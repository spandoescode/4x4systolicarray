==> flow/design.v <==
module PE (
    clk, en, rst, A, B, A_out, B_out, C_out
);
    input clk;
    input en; 
    input rst;
    input wire [15:0] A;
    input wire [15:0] B;
    output reg [15:0] A_out;
    output reg [15:0] B_out;
    output reg [32:0] C_out;  
    reg [32:0] out_mem;
    initial begin 
        A_out <= 16'd0;
        B_out <= 16'd0;
        C_out <= 33'd0;
        out_mem <= 33'd0;
    end
    always @(posedge clk ) begin
        if (rst) begin
            A_out <= 16'd0;
            B_out <= 16'd0;
            C_out <= 33'd0;
            out_mem <= 33'd0; 
        end else if (en) begin 
            out_mem <= (A * B) + out_mem;
            A_out <= A;
            B_out <= B;
            C_out <= out_mem;
        end
    end
endmodule
# Step by step through the tools: PE
# Tool output for the design above, in the order of the flow.
# Line numbers count from 1 in the design file above.
# Operators: Yosys type, input widths -> output width; for muxes data width and select width s.
# Not given: -
# setup
design	PE
clock	clk
lib	sky130hd
pvt_corner	tt_025C_1v80

# After elaboration
# Yosys after proc, flatten, opt, wreduce and memory -nomap, before mapping. Enables and synchronous resets that opt folds into registers are not counted as muxes. Memory bits, and registers merged into a memory's read port (data or address), are not among the register bits. Print and check cells are not counted. Equal cells are merged and count once.
# word_totals
regBits	98
output_inout_bits	65
word_cells	6
# classes
add_sub_neg	1
mul	1
# ops
cell	n
$mul 16x16->32	1
$add 32x33->33	1

# Longest topological paths
# Longest topological path by Yosys (ltp), each cell counted once; first at word level (registers and memories cut), then after technology mapping (sequential cells cut; the memories' decode and read muxes count).
# logic_depth
ltp_word	2
abc_area	0
ltp_mapped	23
ltp_nobuf	21

# Mapped cells and area
# Source: synth_stat.txt of the flow (Yosys; design flattened, memories mapped). It holds for the ABC_AREA given above (unset counts as 0); a run with the other value may have another netlist.
# by_type
cell_type	n	type_area_um2
sky130_fd_sc_hd__fa_1	226	4.52E+03
sky130_fd_sc_hd__dfxtp_1	98	1.96E+03
sky130_fd_sc_hd__ha_1	104	1.3E+03
sky130_fd_sc_hd__inv_1	335	1.26E+03
sky130_fd_sc_hd__mux2i_1	84	840.806
sky130_fd_sc_hd__and2_1	127	794.512
sky130_fd_sc_hd__nand2_1	172	645.619
sky130_fd_sc_hd__nor2_1	107	401.635
sky130_fd_sc_hd__clkbuf_1	46	172.666
sky130_fd_sc_hd__a21oi_1	33	165.158
sky130_fd_sc_hd__xnor2_1	11	96.342
sky130_fd_sc_hd__o21a_1	9	67.565
sky130_fd_sc_hd__o21ai_1	11	55.053
sky130_fd_sc_hd__xor2_1	6	52.55
sky130_fd_sc_hd__o21ai_0	10	50.048
sky130_fd_sc_hd__buf_1	12	45.043
sky130_fd_sc_hd__a211o_1	5	43.792
sky130_fd_sc_hd__nand3_1	8	40.038
# Other cell types: 41; their cells: 90.
# synth_totals
mapped_cells	1494
area_um2	13259.0
seq_area_um2	1961.9
ffs	98
buffers	64

# Timing after synthesis
# Path of least setup slack by OpenSTA after synthesis, without wires, with an ideal clock, recovery checks aside; 20% of the period is set as input and as output delay. Where synthesis merged equal registers, the netlist keeps one of their names.
# synth_timing
path_type	input-to-reg
from	input B[8]
to	register out_mem[29]
clock_period_ns	8.57
in_delay_ns	1.714
arrival_ns	7.110
required_time_ns	8.443
setup_slack_ns	1.332
path_delay_ns	5.523
stages	23
n_path_buf	3
period_less_setup_slack_ns	7.238
# "path_delay_ns" is the arrival time less input delay plus setup time.
# "stages": output pins that drive a net of the path, with the launching flip-flop's if there is one; two outputs of one cell count as two.
# "period_less_setup_slack_ns" = period - worst setup slack (recovery checks aside). The figure is calculated, with input and output delays left at 20% of the set period.
# Between the ends stands the longest chain of elaborated cells between them, by number of cells; it is not shown to be the way that was timed. Of several equally long chains one is given.
# A line is the first line of the expression or statement that the cell stems from. Yosys adds cells for indexed reads and writes and turns some case tables into memories.
# synth_between
path_cell_list	sky130_fd_sc_hd__clkbuf_1 > sky130_fd_sc_hd__clkbuf_1 > sky130_fd_sc_hd__nand2_1 > sky130_fd_sc_hd__fa_1 > sky130_fd_sc_hd__inv_1 > sky130_fd_sc_hd__fa_1 > sky130_fd_sc_hd__inv_1 > sky130_fd_sc_hd__fa_1 > sky130_fd_sc_hd__inv_1 > sky130_fd_sc_hd__fa_1 > sky130_fd_sc_hd__fa_1 > sky130_fd_sc_hd__inv_1 > sky130_fd_sc_hd__fa_1 > sky130_fd_sc_hd__inv_1 > sky130_fd_sc_hd__ha_1 > sky130_fd_sc_hd__buf_2 > sky130_fd_sc_hd__a21oi_1 > sky130_fd_sc_hd__nor2b_1 > sky130_fd_sc_hd__a311o_1 > sky130_fd_sc_hd__a2111oi_4 > sky130_fd_sc_hd__o31ai_1 > sky130_fd_sc_hd__xnor2_1 > sky130_fd_sc_hd__o21ai_1
elab_chain_cells	2
cells_between	2
cone_lines	1
classes_between	add/sub (1); mul (1)
# synth_lines
element	line_no	rtl
start, declared	8	input wire [15:0] B;
$mul 16x16->32	26	out_mem <= (A * B) + out_mem;
$add 32x33->33	26
end, assigned	24	out_mem <= 33'd0;
end, assigned	26
end, declared	12	reg [32:0] out_mem;

# Timing after layout
# From the final timing report of flow run 1: the path of least setup slack in the routed layout; clock arrival at registers is part of the times.
# layout_timing
path_type	input-to-reg
from	input A[7]
to	register out_mem[24]
clock_period_ns	12.1
in_delay_ns	2.42
arrival_ns	9.20
required_time_ns	12.39
setup_slack_ns	3.19
stages	20
n_path_buf	1
# Between the ends stands the longest chain of elaborated cells between them, by number of cells; it is not shown to be the way that was timed. Of several equally long chains one is given.
# layout_between
path_cell_list	sky130_fd_sc_hd__clkdlybuf4s50_1 > sky130_fd_sc_hd__and2_1 > sky130_fd_sc_hd__fa_1 > sky130_fd_sc_hd__inv_1 > sky130_fd_sc_hd__fa_1 > sky130_fd_sc_hd__fa_1 > sky130_fd_sc_hd__fa_1 > sky130_fd_sc_hd__inv_1 > sky130_fd_sc_hd__fa_1 > sky130_fd_sc_hd__inv_1 > sky130_fd_sc_hd__fa_1 > sky130_fd_sc_hd__inv_1 > sky130_fd_sc_hd__ha_1 > sky130_fd_sc_hd__nand3_1 > sky130_fd_sc_hd__nor2_1 > sky130_fd_sc_hd__nand2_1 > sky130_fd_sc_hd__o31ai_4 > sky130_fd_sc_hd__a31oi_1 > sky130_fd_sc_hd__or4b_1 > sky130_fd_sc_hd__o311ai_1
elab_chain_cells	2
cells_between	2
cone_lines	1
classes_between	add/sub (1); mul (1)
# layout_lines
element	line_no	rtl
start, declared	7	input wire [15:0] A;
$mul 16x16->32	26	out_mem <= (A * B) + out_mem;
$add 32x33->33	26
end, assigned	24	out_mem <= 33'd0;
end, assigned	26
end, declared	12	reg [32:0] out_mem;

# Stored flow runs of PE (2 of them; Yosys, OpenROAD, sky130hd). They differ in their settings and are not a sequence. Constraints: input delay and output delay 20% of the set period each, output load 0.01 pF.
# "worst_path_time_ns": the worst setup path's part of the clock period (all of it between registers, 20% less for each end at a port) less its slack. A launch clock that arrives late makes it longer, a capture clock that arrives late makes it shorter.
# A setting shown as - is not set for that run.
name,flow run 1,flow run 2
period_ns,12.1,6.18
CORE_UTILIZATION,49,40
PLACE_DENSITY,0.9,-
HOLD_SLACK_MARGIN,-0.08,-
ABC_AREA,0,-
GPL_TIMING_DRIVEN,1,-
CTS_CLUSTER_DIAMETER,60,-
SLEW_MARGIN,5,20
CAP_MARGIN,20,20
CORE_MARGIN,2,2
yosys_chip_area_um2,13259.0,13259.0
fin_util_pct,55.2,55.9
worst_path_time_ns,6.49,5.24
path_kind,input-to-reg,input-to-reg
fin_ws_ns,3.189,-0.295
final_hold_ws_ns,0.486,0.495
design.die.area_um2,28390.6,34620.2
