==> flow/design.v <==
module output_mem (
    clk, rst, read_addr, read_data, w_en, c00, c01, c02, c03, c10, c11, c12, c13, c20, c21, c22, c23, c30, c31, c32, c33
);
    input clk;
    input rst;
    input w_en;
    input [3:0] read_addr;  
    input [32:0] c00, c01, c02, c03, c10, c11, c12, c13, c20, c21, c22, c23, c30, c31, c32, c33;  
    output reg [32:0] read_data;
    reg [32:0] output_mem [15:0];
    always @(posedge clk ) begin
        read_data <= output_mem[read_addr];
        if (w_en) begin 
            output_mem[0] <= c00;
            output_mem[1] <= c01;
            output_mem[2] <= c02;
            output_mem[3] <= c03;
            output_mem[4] <= c10;
            output_mem[5] <= c11;
            output_mem[6] <= c12;
            output_mem[7] <= c13;
            output_mem[8] <= c20;
            output_mem[9] <= c21;
            output_mem[10] <= c22;
            output_mem[11] <= c23;
            output_mem[12] <= c30;
            output_mem[13] <= c31;
            output_mem[14] <= c32;
            output_mem[15] <= c33;
        end
    end
endmodule
=== Step by step through the tools: output_mem ===
The steps from the RTL of output_mem to its reports follow in flow order.
Lines are those of the file above, counted from 1.
Operators carry their Yosys type and port widths (W data, S select, Z words).
A cell with - has no value.

* Top module: output_mem
* Clock port: clk
* Library: sky130hd
* Corner: tt_025C_1v80

=== Word level ===
Yosys after proc, flatten, opt, wreduce and memory -nomap, before mapping. Enables and synchronous resets that opt folds into registers are not counted as muxes. Print and check cells are not counted. Equal cells are merged and count once.

* Input port bits: 535
* Flip-flop bits (word level): 561

* Reductions and logical operators: 1
* Equal/unequal tests: 15
* Multiplexer cells: 1

{| class="wikitable"
|+ Operators with widths
! kind !! number
|-
| $pmux W33 S16 || 1
|-
| $eq A4 B4 Y1 const B || 8
|-
| $eq A4 B3 Y1 const B || 4
|-
| $eq A4 B2 Y1 const B || 2
|-
| $eq A4 B1 Y1 const B || 1
|-
| $logic_not A4 Y1 || 1
|}

=== Depth ===
Depth = most cells in a row (Yosys ltp): at word level without a register or memory, in the mapped netlist without a sequential cell, where the memories' decode and read muxes count.

* Depth in word-level cells: 2
* ABC_AREA: 0
* Depth in mapped cells: 8
* Depth with buffers taken out: 5

=== Netlist ===
Source: synth_stat.txt of the flow (Yosys; design flattened, memories mapped). It holds for the ABC_AREA given above (unset counts as 0); a run with the other value may have another netlist.
Totals and module areas in this step are rounded.

{| class="wikitable"
|+ Cell types
! type !! number !! area in all (sq um)
|-
| sky130_fd_sc_hd__edfxtp_1 || 528 || 1.59E+04
|-
| sky130_fd_sc_hd__a22oi_1 || 170 || 1.28E+03
|-
| sky130_fd_sc_hd__dfxtp_1 || 33 || 660.634
|-
| sky130_fd_sc_hd__o2bb2ai_1 || 33 || 289.027
|-
| sky130_fd_sc_hd__o22ai_1 || 46 || 287.776
|-
| sky130_fd_sc_hd__nor2_1 || 74 || 277.766
|-
| sky130_fd_sc_hd__a21oi_1 || 39 || 195.187
|-
| sky130_fd_sc_hd__a22o_1 || 21 || 183.926
|-
| sky130_fd_sc_hd__mux2i_1 || 18 || 180.173
|-
| sky130_fd_sc_hd__nand2b_1 || 24 || 150.144
|-
| sky130_fd_sc_hd__clkbuf_1 || 38 || 142.637
|-
| sky130_fd_sc_hd__buf_2 || 28 || 140.134
|-
| sky130_fd_sc_hd__nor4_1 || 22 || 137.632
|-
| sky130_fd_sc_hd__a32o_1 || 9 || 90.086
|-
| sky130_fd_sc_hd__a31oi_1 || 11 || 68.816
|-
| sky130_fd_sc_hd__o21ai_0 || 13 || 65.062
|-
| sky130_fd_sc_hd__a221oi_1 || 6 || 52.55
|-
| sky130_fd_sc_hd__nor2b_1 || 8 || 50.048
|}

Other cell types: 28; their cells: 66.

* Chip area (Yosys): 20600 sq um
* Flip-flops: 561
* Mapped cells: 1187

=== Path before layout ===
Path of least setup slack by OpenSTA after synthesis, without wires, with an ideal clock, recovery checks aside; 20% of the period is set as input and as output delay. Where synthesis merged equal registers, the netlist keeps one of their names.

* Path kind: in2reg
* Start: input port read_addr[0]
* End: register read_data[23]
* Delay of the path: 1.334 ns
* Setup slack: 0.762 ns
* Stages on the path: 8
* Arrival time: 1.736 ns
* Time at the first pin: 0.524 ns
* Clock period: 2.62 ns
* Input delay: 0.524 ns
* Synthesis period reached: 1.858 ns

"delay of the path" is the arrival time less input delay plus setup time.
"stages on the path": output pins that drive a net of the path, with the launching flip-flop's if there is one; two outputs of one cell count as two.
"synthesis period reached" is the clock period less the worst setup slack; recovery checks do not enter. This is arithmetic on one report: input and output delays are still those of the set period (20% each).
Between the ends stands the longest chain of elaborated cells between them, by number of cells; it is not shown to be the way that was timed. Of several equally long chains one is given.
Each line given opens the expression or statement behind the cell; cells for indexed reads and writes are added by Yosys, which also makes memories of some case tables.

* Cell sequence: sky130_fd_sc_hd__buf_2 sky130_fd_sc_hd__buf_4 sky130_fd_sc_hd__buf_2 sky130_fd_sc_hd__nand2_1 sky130_fd_sc_hd__buf_2 sky130_fd_sc_hd__o2bb2ai_1 sky130_fd_sc_hd__nor4_1 sky130_fd_sc_hd__nor2_1
* Length of the longest elaborated chain: 2
* Elaborated cells between the ends (all ways): 17
* Source lines of those cells: 1

{| class="wikitable"
|+ Ends and longest elaborated chain, after synthesis
! item !! RTL line !! source
|-
| start, declared || 7 || <nowiki>input [3:0] read_addr;</nowiki>
|-
| $eq A4 B4 Y1 || 12 || <nowiki>read_data <= output_mem[read_addr];</nowiki>
|-
| $pmux W33 S16 || 12 ||
|-
| end, assigned || 12 ||
|-
| end, declared || 9 || <nowiki>output reg [32:0] read_data;</nowiki>
|}

=== Worst path after layout ===
Path of least setup slack in the final report of flow run 1 (OpenROAD, finished layout, wires in). Where an end is a register, its clock arrival counts in the times.

* Path kind: reg2reg
* Start: register output_mem[4][15]
* End: register read_data[15]
* Stages on the path: 5
* Clock period: 1.47 ns
* Setup slack: -0.03 ns
* Arrival time: 2.00 ns
* Time at the first pin: 0.61 ns

Between the ends stands the longest chain of elaborated cells between them, by number of cells; it is not shown to be the way that was timed. Of several equally long chains one is given.

* Cell sequence: sky130_fd_sc_hd__edfxtp_1 sky130_fd_sc_hd__a22oi_2 sky130_fd_sc_hd__a21oi_2 sky130_fd_sc_hd__a221o_1 sky130_fd_sc_hd__o32a_1
* Length of the longest elaborated chain: 1
* Elaborated cells between the ends (all ways): 1
* Source lines of those cells: 1

{| class="wikitable"
|+ Ends and longest elaborated chain, post-layout
! item !! RTL line !! source
|-
| start, declared || 10 || <nowiki>reg [32:0] output_mem [15:0];</nowiki>
|-
| start, assigned || 18 || <nowiki>output_mem[4] <= c10;</nowiki>
|-
| $pmux W33 S16 || 12 || <nowiki>read_data <= output_mem[read_addr];</nowiki>
|-
| end, assigned || 12 ||
|-
| end, declared || 9 || <nowiki>output reg [32:0] read_data;</nowiki>
|}

Wiki page: output_mem / flow data

Measured data: module output_mem, platform sky130hd, 2 stored runs of the flow under differing settings, order arbitrary. Input and output delays are each 20% of the period that was set; the output load is 0.01 pF.
"clock period achieved" = clock period - worst setup slack. The figure is calculated, with input and output delays left at 20% of the set period.
"worst setup path time" is the time allowed to the run's worst setup path (the clock period less input and output delay, where it has them) less its slack. Clock arrival times count: a late capture clock shortens it, a late launch clock lengthens it.
"total power after layout" rests on the timing tool's default activity at the inputs, not on a simulated workload.
The measured numbers are rounded.

=== Flow run 1 ===
{| class="wikitable"
! Setting !! Value
|-
| period_ns || 1.47
|-
| CORE_UTILIZATION || 35
|-
| PLACE_DENSITY || 0.64
|-
| TNS_END_PERCENT || 25
|-
| GPL_TIMING_DRIVEN || 1
|-
| GPL_ROUTABILITY_DRIVEN || 0
|-
| CTS_CLUSTER_SIZE || 25
|-
| CAP_MARGIN || 20
|-
| CORE_MARGIN || 2
|-
| SLEW_MARGIN || 20
|-
! Result !! Value
|-
| Area of the synthesized netlist || 20600 sq um
|-
| Full die area || 60700 sq um
|-
| Total power after layout || 38.5 mW
|-
| Utilization of the finished layout || 0.529
|-
| Clock period achieved || 1.505 ns
|-
| Setup total negative slack || -0.035 ns
|-
| Setup slack of the worst path || -0.035 ns
|-
| Worst setup path time || 1.50 ns
|-
| Kind of the worst setup path || reg2reg
|}

=== Flow run 2 ===
{| class="wikitable"
! Setting !! Value
|-
| period_ns || 1.01
|-
| CORE_UTILIZATION || 48
|-
| SETUP_SLACK_MARGIN || 0.16
|-
| PLACE_DENSITY || 0.46
|-
| CORE_MARGIN || 9
|-
| CELL_PAD_IN_SITES_GLOBAL_PLACEMENT || 1
|-
| CELL_PAD_IN_SITES_DETAIL_PLACEMENT || 0
|-
| TNS_END_PERCENT || 90
|-
| ABC_AREA || 0
|-
| CAP_MARGIN || 10
|-
| SLEW_MARGIN || 10
|-
| MAX_ROUTING_LAYER || met5
|-
! Result !! Value
|-
| Area of the synthesized netlist || 20600 sq um
|-
| Full die area || 50600 sq um
|-
| Total power after layout || 56.5 mW
|-
| Utilization of the finished layout || 0.745
|-
| Clock period achieved || 1.374 ns
|-
| Setup total negative slack || -14.0 ns
|-
| Setup slack of the worst path || -0.364 ns
|-
| Worst setup path time || 1.37 ns
|-
| Kind of the worst setup path || reg2reg
|}
